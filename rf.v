==> flow/design.v <==
`timescale 1ns/100ps
module rf (read_rega, read_regb, write_reg, write_data, rf_we, rsa, rsb);
  input  [3:0]  read_rega;
  input  [3:0]  read_regb;
  input  [3:0]  write_reg;
  input  [31:0] write_data;
  input  rf_we;
  output [31:0] rsa;
  output [31:0] rsb;
  reg    [31:0] ram_array [15:0];
  reg    [31:0] rsa;
  reg    [31:0] rsb = 32'H00000000;
  integer i; 
  initial
  begin
     for (i = 0; i < 16; i = i + 1) begin
       ram_array[i] <= 32'H00000000;
     end
  end
  always @(read_rega, rf_we)
  begin
    if (read_rega == 4'H0)
      rsa <= 32'H00000000;
    else
      rsa <= ram_array[read_rega];
  end
  always @(read_regb, rf_we)
  begin
    if (read_regb == 4'H0)
      rsb <= 32'H00000000;
    else    
      rsb <= ram_array[read_regb];
  end
  always @(posedge rf_we)
  begin
    ram_array[write_reg] <= write_data;
  end
endmodule
==> Reports on rf <==
What the tools print for rf, step after step.
Line numbers count from 1 in the design file above.
Operators: Yosys type, input widths -> output width; for muxes data width and select width s.
{ "setup": {"design": "rf", "clk_port": "rf_we", "library": "sky130hd", "corner": "tt_025C_1v80"} }

==> Elaborated design <==
Yosys after proc, flatten, opt, wreduce and memory -nomap, before mapping. Enables and synchronous resets that opt folds into registers are not counted as muxes. Memory bits, and registers merged into a memory's read port (data or address), are not among the register bits. Print and check cells are not counted. Equal cells are merged and count once.
Yosys's memory passes give these memory sizes; they may raise the number of words (mostly to a power of two), join words into wider ones and drop unused or constant bits.
{ "word_totals": {"memories": 1, "register_bits": 0, "ramBits": 512, "word_cells": 5, "inputBits": 45, "output_inout_bits": 64} }
{ "op_classes": {"mux": 2, "n_reduce_logical": 2} }
{ "memory_table": {"columns": ["memory", "size", "word_bits", "rd", "wr", "line", "rtl"], "rows": [
  ["ram_array", 16, 32, 2, 1, 10, "reg    [31:0] ram_array [15:0];"]
]} }
{ "ops": {"columns": ["cell", "n"], "rows": [
  ["$mux 32", 2],
  ["$logic_not 4->1", 2]
]} }

==> Depth <==
Depth = most cells in a row (Yosys ltp): at word level without a register or memory, in the mapped netlist without a sequential cell, where the memories' decode and read muxes count.
{ "logic_depth": {"ltp_word": 2, "ABC_AREA": 0, "mapped_depth": 8, "depth_no_buf": 4} }

==> After synthesis <==
Yosys stat after the flow's synthesis: flattened, memories mapped to cells. It holds for the ABC_AREA given above (unset counts as 0); a run with the other value may have another netlist.
{ "types": {"columns": ["cell", "n", "type_area_um2"], "rows": [
  ["sky130_fd_sc_hd__edfxtp_1", 480, 1.44E+04],
  ["sky130_fd_sc_hd__mux4_2", 161, 3.63E+03],
  ["sky130_fd_sc_hd__mux2i_1", 91, 910.874],
  ["sky130_fd_sc_hd__mux2_2", 63, 709.43],
  ["sky130_fd_sc_hd__a221oi_1", 42, 367.853],
  ["sky130_fd_sc_hd__a21oi_1", 53, 265.254],
  ["sky130_fd_sc_hd__a221o_1", 26, 260.25],
  ["sky130_fd_sc_hd__o22ai_1", 32, 200.192],
  ["sky130_fd_sc_hd__a22oi_1", 26, 195.187],
  ["sky130_fd_sc_hd__nor3_1", 38, 190.182],
  ["sky130_fd_sc_hd__clkbuf_1", 39, 146.39],
  ["sky130_fd_sc_hd__nor2_1", 39, 146.39],
  ["sky130_fd_sc_hd__buf_2", 27, 135.13],
  ["sky130_fd_sc_hd__buf_4", 15, 112.608],
  ["sky130_fd_sc_hd__buf_12", 3, 60.058],
  ["sky130_fd_sc_hd__buf_6", 4, 45.043],
  ["sky130_fd_sc_hd__o221a_2", 4, 45.043],
  ["sky130_fd_sc_hd__nand2b_1", 7, 43.792]
]} }
Other cell types: 12; their cells: 26.
{ "synth_totals": {"synth_area_mm2": 0.0220299, "buffers": 95, "ffs": 480, "seq_area_mm2": 0.0144138, "cells": 1176} }

==> Timing after synthesis <==
Path of least setup slack by OpenSTA after synthesis, without wires, with an ideal clock, recovery checks aside; 20% of the period is set as input and as output delay. Where synthesis merged equal registers, the netlist keeps one of their names.
{ "synth_timing": {"path_type": "input-to-reg", "from": "input write_reg[1]", "to": "memory ram_array[1][0]", "required_ps": 2839, "path_stages": 2, "path_delay_ps": 2847, "n_path_buf": 0, "setup_time_ps": 461, "t_first_pin_ps": 660, "setup_slack_ps": -207, "input_delay_ps": 660, "clock_period_ps": 3300, "arrival_ps": 3046, "synth_period_reached_ps": 3507} }
"path_delay_ps" is the arrival time less input delay plus setup time.
"path_stages": output pins that drive a net of the path, with the launching flip-flop's if there is one; two outputs of one cell count as two.
"synth_period_reached_ps" = period - worst setup slack (recovery checks aside). The figure is calculated, with input and output delays left at 20% of the set period.
{ "synth_between": {"path_cell_list": "sky130_fd_sc_hd__nand2b_1 > sky130_fd_sc_hd__nor3_1"} }
{ "synth_rtl": {"columns": ["item", "line", "rtl"], "rows": [
  ["from (decl)", 5, "input  [3:0]  write_reg;"],
  ["to (decl)", 10, "reg    [31:0] ram_array [15:0];"]
]} }
No chain of elaborated cells between the ends is given.

==> Timing after layout <==
Path of least setup slack in the final report of run 1 (OpenROAD, finished layout, wires in). Where an end is a register, its clock arrival counts in the times.
The report prints the path's times to 10 ps; the period is as set.
{ "layout_timing": {"path_type": "input-to-output", "from": "input read_regb[3]", "to": "output rsb[16]", "required_ps": 4960, "n_path_buf": 3, "t_first_pin_ps": 1240, "input_delay_ps": 1240, "setup_slack_ps": 970, "out_delay_ps": 1240, "path_stages": 6, "arrival_ps": 3990, "clock_period_ps": 6200} }
The rows between start and end are the longest chain of elaborated cells between them; the timing report does not say that the signal goes this way. Where chains are equally long, one stands for them.
Each line given opens the expression or statement behind the cell; cells for indexed reads and writes are added by Yosys, which also makes memories of some case tables.
A memory read counts as a cell of the chain, while the word-level depth stops at memories.
{ "layout_between": {"path_cell_list": "sky130_fd_sc_hd__buf_4 > sky130_fd_sc_hd__buf_4 > sky130_fd_sc_hd__mux4_2 > sky130_fd_sc_hd__o22ai_1 > sky130_fd_sc_hd__nor3_1 > sky130_fd_sc_hd__clkdlybuf4s50_1", "elab_chain_len": 2, "cells_between": 3, "lines_between": 2, "classes_between": "mux: 1; reduce/logical: 1; memory: 1"} }
{ "layout_rtl": {"columns": ["item", "line", "rtl"], "rows": [
  ["from (decl)", 4, "input  [3:0]  read_regb;"],
  ["$mem_v2 16x32", 10, "reg    [31:0] ram_array [15:0];"],
  ["$mux 32", 29, "if (read_regb == 4'H0)"],
  ["to (decl)", 9, "output [31:0] rsb;"]
]} }

Data sheet: physical implementation of rf

Measured data: module rf, platform sky130hd, 2 stored runs of the flow under differing settings, order arbitrary. Input and output delays are each 20% of the period that was set; the output load is 0.01 pF.
By "timing.achieved_period_ps" is meant the clock period of the run minus its worst setup slack. This is arithmetic on one report: input and output delays are still those of the set period (20% each).
"worst_path_time_ps" is the time allowed to the run's worst setup path (the clock period less input and output delay, where it has them) less its slack. Clock arrival times count: a late capture clock shortens it, a late launch clock lengthens it.
"final_power_uw" rests on the timing tool's default activity at the inputs, not on a simulated workload.
"worst_path_time_ps" is known to 10 ps.
[
  {
    "run": "run 1",
    "settings": { "period_ns": 6.2, "CORE_UTILIZATION": 36, "SETUP_SLACK_MARGIN": 0.9, "PLACE_DENSITY_LB_ADDON": 0.06, "CORE_ASPECT_RATIO": 0.76, "CELL_PAD_IN_SITES_DETAIL_PLACEMENT": 1, "GPL_ROUTABILITY_DRIVEN": 0, "CTS_CLUSTER_DIAMETER": 142, "CAP_MARGIN": 30, "MIN_ROUTING_LAYER": "met2", "CORE_MARGIN": 2, "SLEW_MARGIN": 20 },
    "results": { "final_cell_area_mm2": 0.0258623, "hold_worst_slack_ps": 1533, "setup_tns_ps": 0, "layout_utilization_pct": 42.5, "die_mm2": 0.0632068, "final_power_uw": 7532, "setup_ws_ps": 973, "timing.achieved_period_ps": 5227, "worst_path_time_ps": 2750, "critical_path_kind": "input-to-output", "post_synth_area_mm2": 0.0220299 }
  },
  {
    "run": "run 2",
    "settings": { "period_ns": 5.8, "CORE_UTILIZATION": 48, "PLACE_DENSITY": 0.43, "CORE_MARGIN": 3, "CELL_PAD_IN_SITES_GLOBAL_PLACEMENT": 3, "CELL_PAD_IN_SITES_DETAIL_PLACEMENT": 0, "TNS_END_PERCENT": 40, "GPL_TIMING_DRIVEN": 1, "CTS_CLUSTER_DIAMETER": 292, "CAP_MARGIN": 20, "SLEW_MARGIN": 20 },
    "results": { "final_cell_area_mm2": 0.0254557, "hold_worst_slack_ps": 1468, "timing.achieved_period_ps": 5080, "final_power_uw": 7996, "worst_path_time_ps": 2760, "critical_path_kind": "input-to-output", "die_mm2": 0.0485013, "post_synth_area_mm2": 0.0220299, "setup_ws_ps": 720, "layout_utilization_pct": 56.8, "setup_tns_ps": 0 }
  }
]
